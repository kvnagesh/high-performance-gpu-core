==> flow/design.v <==
module ray_tracing_unit (
    input  logic clk,
    input  logic rst_n,
    input  logic [95:0] ray_data,   
    input  logic ray_valid,
    output logic ray_ready,
    output logic [31:0] hit_distance,
    output logic [15:0] hit_triangle_id,
    output logic hit_valid,
    output logic busy,
    output logic [15:0] rays_processed
);
    typedef enum logic [2:0] {
        IDLE, FETCH_NODE, TEST_AABB, TEST_TRIANGLE, BACKTRACK, COMPLETE
    } rt_state_t;
    rt_state_t state;
    logic [31:0] closest_hit;
    logic [15:0] closest_triangle;
    logic [7:0] stack_ptr;
    logic [31:0] node_stack [0:63];
    logic [15:0] ray_count;
    always_ff @(posedge clk or negedge rst_n) begin
        if (!rst_n) begin
            state <= IDLE;
            busy <= 1'b0;
            ray_count <= 16'h0;
            stack_ptr <= 8'h0;
        end else begin
            case (state)
                IDLE: begin
                    if (ray_valid) begin
                        state <= FETCH_NODE;
                        busy <= 1'b1;
                    end
                end
                FETCH_NODE: state <= TEST_AABB;
                TEST_AABB: state <= TEST_TRIANGLE;
                TEST_TRIANGLE: state <= BACKTRACK;
                BACKTRACK: state <= (stack_ptr == 0) ? COMPLETE : FETCH_NODE;
                COMPLETE: begin
                    state <= IDLE;
                    busy <= 1'b0;
                    ray_count <= ray_count + 1;
                end
            endcase
        end
    end
    assign ray_ready = (state == IDLE);
    assign rays_processed = ray_count;
    assign hit_valid = (state == COMPLETE);
endmodule
From RTL to reports: ray_tracing_unit
Tool output for the design above, in the order of the flow.
Lines are those of the file above, counted from 1.
Operators carry their Yosys type and port widths (W data, S select, Z words).
Library cell names are shortened.
{ "design": {"top": "ray_tracing_unit", "clock": "clk", "library": "sky130hd", "pvt_corner": "tt_025C_1v80"} }

Elaborated design
Source: Yosys, flattened and elaborated, memories not mapped. Widths are those after wreduce. Registers that Yosys merges into a memory's read port (data or address) are not register bits. Print and check cells do not count. Equal cells are merged and count once.
{ "bits": {"wordCells": 19, "inputBits": 99, "reg_bits": 20, "out_inout_bits": 67} }
{ "classes": {"add_sub_neg": 1, "equal": 6, "reduce_logical": 5, "muxes": 4} }
{ "op_table": {"columns": ["cell", "n"], "rows": [
  ["$pmux W3 S6", 1],
  ["$add A16 B1 Y16 const B", 1],
  ["$eq A3 B2 Y1 const B", 2],
  ["$eq A3 B3 Y1 const B", 2],
  ["$reduce_bool A6 Y1", 1],
  ["$reduce_and A2 Y1", 2],
  ["$eq A3 B1 Y1 const B", 1],
  ["$logic_not A3 Y1", 1],
  ["$mux W3", 1],
  ["$ne A2 B2 Y1 const B", 1],
  ["$reduce_bool A2 Y1", 1],
  ["$pmux W1 S2", 1],
  ["$mux W1", 1]
]} }

Depth
Longest topological path by Yosys (ltp), each cell counted once; first at word level (registers and memories cut), then after technology mapping (sequential cells cut; the memories' decode and read muxes count).
{ "depth": {"depth_word": 3, "ABC_AREA": 0, "depth_mapped": 4} }

After synthesis
The flow's flattened synthesis, as Yosys stat reports it; memories are mapped. The netlist is that of the ABC_AREA named above (0 if unset); the other value can give another one.
{ "synth_totals": {"mapped_area_um2": 1305.0, "buffers": 49, "ffs": 23, "mapped_cells": 121} }
{ "by_type": {"columns": ["cell", "n", "type_area_um2"], "rows": [
  ["dfrtp_1", 22, 550.528],
  ["buf_4", 49, 367.853],
  ["xor2_1", 11, 96.342],
  ["nand4_4", 2, 42.541],
  ["xnor2_1", 4, 35.034],
  ["nand2_1", 8, 30.029],
  ["dfstp_2", 1, 26.275],
  ["nand4_1", 4, 25.024],
  ["nor4_1", 3, 18.768],
  ["nor3_1", 3, 15.014],
  ["ha_1", 1, 12.512],
  ["nor4_2", 1, 12.512],
  ["mux2_2", 1, 11.261],
  ["nor2_1", 3, 11.261],
  ["mux2i_1", 1, 10.01],
  ["o2bb2ai_1", 1, 8.758],
  ["a21o_1", 1, 7.507],
  ["inv_1", 2, 7.507]
]} }
Other cell types: 3; their cells: 3.

Path before layout
Path of least setup slack by OpenSTA after synthesis, without wires, with an ideal clock, recovery checks aside; 20% of the period is set as input and as output delay. Where synthesis merged equal registers, the netlist keeps one of their names.
{ "synth_path": {"path_kind": "register to register", "startpoint": "register ray_count[0]", "endpoint": "register ray_count[14]", "path_delay_ns": 1.351, "path_stages": 5, "setup_time_ns": 0.079, "path_slack_ns": 1.119, "arrival_time_ns": 1.272, "launch_ns": 0.000, "tclk_ns": 2.47, "synth_period_reached_ns": 1.351} }
"path_delay_ns" is the arrival time less input delay plus setup time.
"path_stages": output pins that drive a net of the path, with the launching flip-flop's if there is one; two outputs of one cell count as two.
"synth_period_reached_ns" = period - worst setup slack (recovery checks aside). The figure is calculated, with input and output delays left at 20% of the set period.
The rows between start and end are the longest chain of elaborated cells between them; the timing report does not say that the signal goes this way. Where chains are equally long, one stands for them.
A line is the first line of the expression or statement that the cell stems from. Yosys adds cells for indexed reads and writes and turns some case tables into memories.
{ "synth_between": {"path_cell_list": "dfrtp_1 -> ha_1 -> nand4_1 -> nor4_2 -> xor2_1", "elab_chain_len": 1, "cells_between": 1, "cone_lines": 1, "cone_classes": "add/sub: 1"} }
{ "synth_rtl": {"columns": ["item", "line_no", "rtl"], "rows": [
  ["start: declaration", 21, "logic [15:0] ray_count;"],
  ["start: assignment", 26, "ray_count <= 16'h0;"],
  ["start: assignment", 43, "ray_count <= ray_count + 1;"],
  ["$add A16 B1 Y16", 43, null],
  ["end: assignment", 26, null],
  ["end: assignment", 43, null],
  ["end: declaration", 21, null]
]} }

Path in the finished layout
From the final timing report of record 1: the path of least setup slack in the routed layout; clock arrival at registers is part of the times.
{ "layout_path": {"path_kind": "register to register", "startpoint": "register ray_count[0]", "endpoint": "register ray_count[14]", "path_stages": 7, "path_slack_ns": -0.62, "arrival_time_ns": 1.74, "launch_ns": 0.32, "setup_time_ns": 0.09, "tclk_ns": 0.888} }
The rows between start and end are the longest chain of elaborated cells between them; the timing report does not say that the signal goes this way. Where chains are equally long, one stands for them.
{ "layout_between": {"path_cell_list": "dfrtp_2 -> buf_12 -> ha_4 -> nand4_1 -> buf_4 -> nor4_4 -> xor2_1", "elab_chain_len": 1, "cells_between": 1, "cone_lines": 1, "cone_classes": "add/sub: 1"} }
{ "layout_rtl": {"columns": ["item", "line_no", "rtl"], "rows": [
  ["start: declaration", 21, "logic [15:0] ray_count;"],
  ["start: assignment", 26, "ray_count <= 16'h0;"],
  ["start: assignment", 43, "ray_count <= ray_count + 1;"],
  ["$add A16 B1 Y16", 43, null],
  ["end: assignment", 26, null],
  ["end: assignment", 43, null],
  ["end: declaration", 21, null]
]} }

Top module ray_tracing_unit; platform sky130hd; tools Yosys and OpenROAD; 2 stored runs in no particular order. Input and output delays are each 20% of the period that was set; the output load is 0.01 pF.
By "achieved period" is meant the clock period of the run minus its worst setup slack. This is arithmetic on one report: input and output delays are still those of the set period (20% each).
"worst path time" means the part of the period allowed to the worst setup path (the constraints hold back 20% at inputs and 20% at outputs) less its slack; where the path has registers, the arrival times of their clocks count too.

==> record 1: settings <==
{ "period_ns": 0.888, "CORE_UTILIZATION": 58, "PLACE_DENSITY_LB_ADDON": 0.28, "GPL_ROUTABILITY_DRIVEN": 1, "CAP_MARGIN": 35, "MAX_ROUTING_LAYER": "met4", "CORE_MARGIN": 2, "SLEW_MARGIN": 20 }
==> record 1: results <==
standard-cell area after layout: 2,067.0 µm²
achieved period: 1.503 ns
final utilization: 0.953
total negative setup slack: -11.480 ns
worst path time: 1.50 ns
worst setup path type: register to register
area inside the die boundary: 2,645.6 µm²
post-synthesis cell area: 1,305.0 µm²
worst setup slack after layout: -0.615 ns

==> record 2: settings <==
{ "period_ns": 1.57, "CORE_UTILIZATION": 22, "PLACE_DENSITY": 0.74, "CORE_ASPECT_RATIO": 0.62, "TNS_END_PERCENT": 15, "ABC_AREA": 1, "GPL_ROUTABILITY_DRIVEN": 1, "CAP_MARGIN": 20, "SLEW_MARGIN": 5, "MAX_ROUTING_LAYER": "met5", "CORE_MARGIN": 2 }
==> record 2: results <==
total negative setup slack: 0.000 ns
worst setup slack after layout: 0.036 ns
worst path time: 1.22 ns
worst setup path type: register to output
post-synthesis cell area: 1,397.6 µm²
area inside the die boundary: 7,024.8 µm²
achieved period: 1.534 ns
standard-cell area after layout: 1,597.8 µm²
final utilization: 0.265
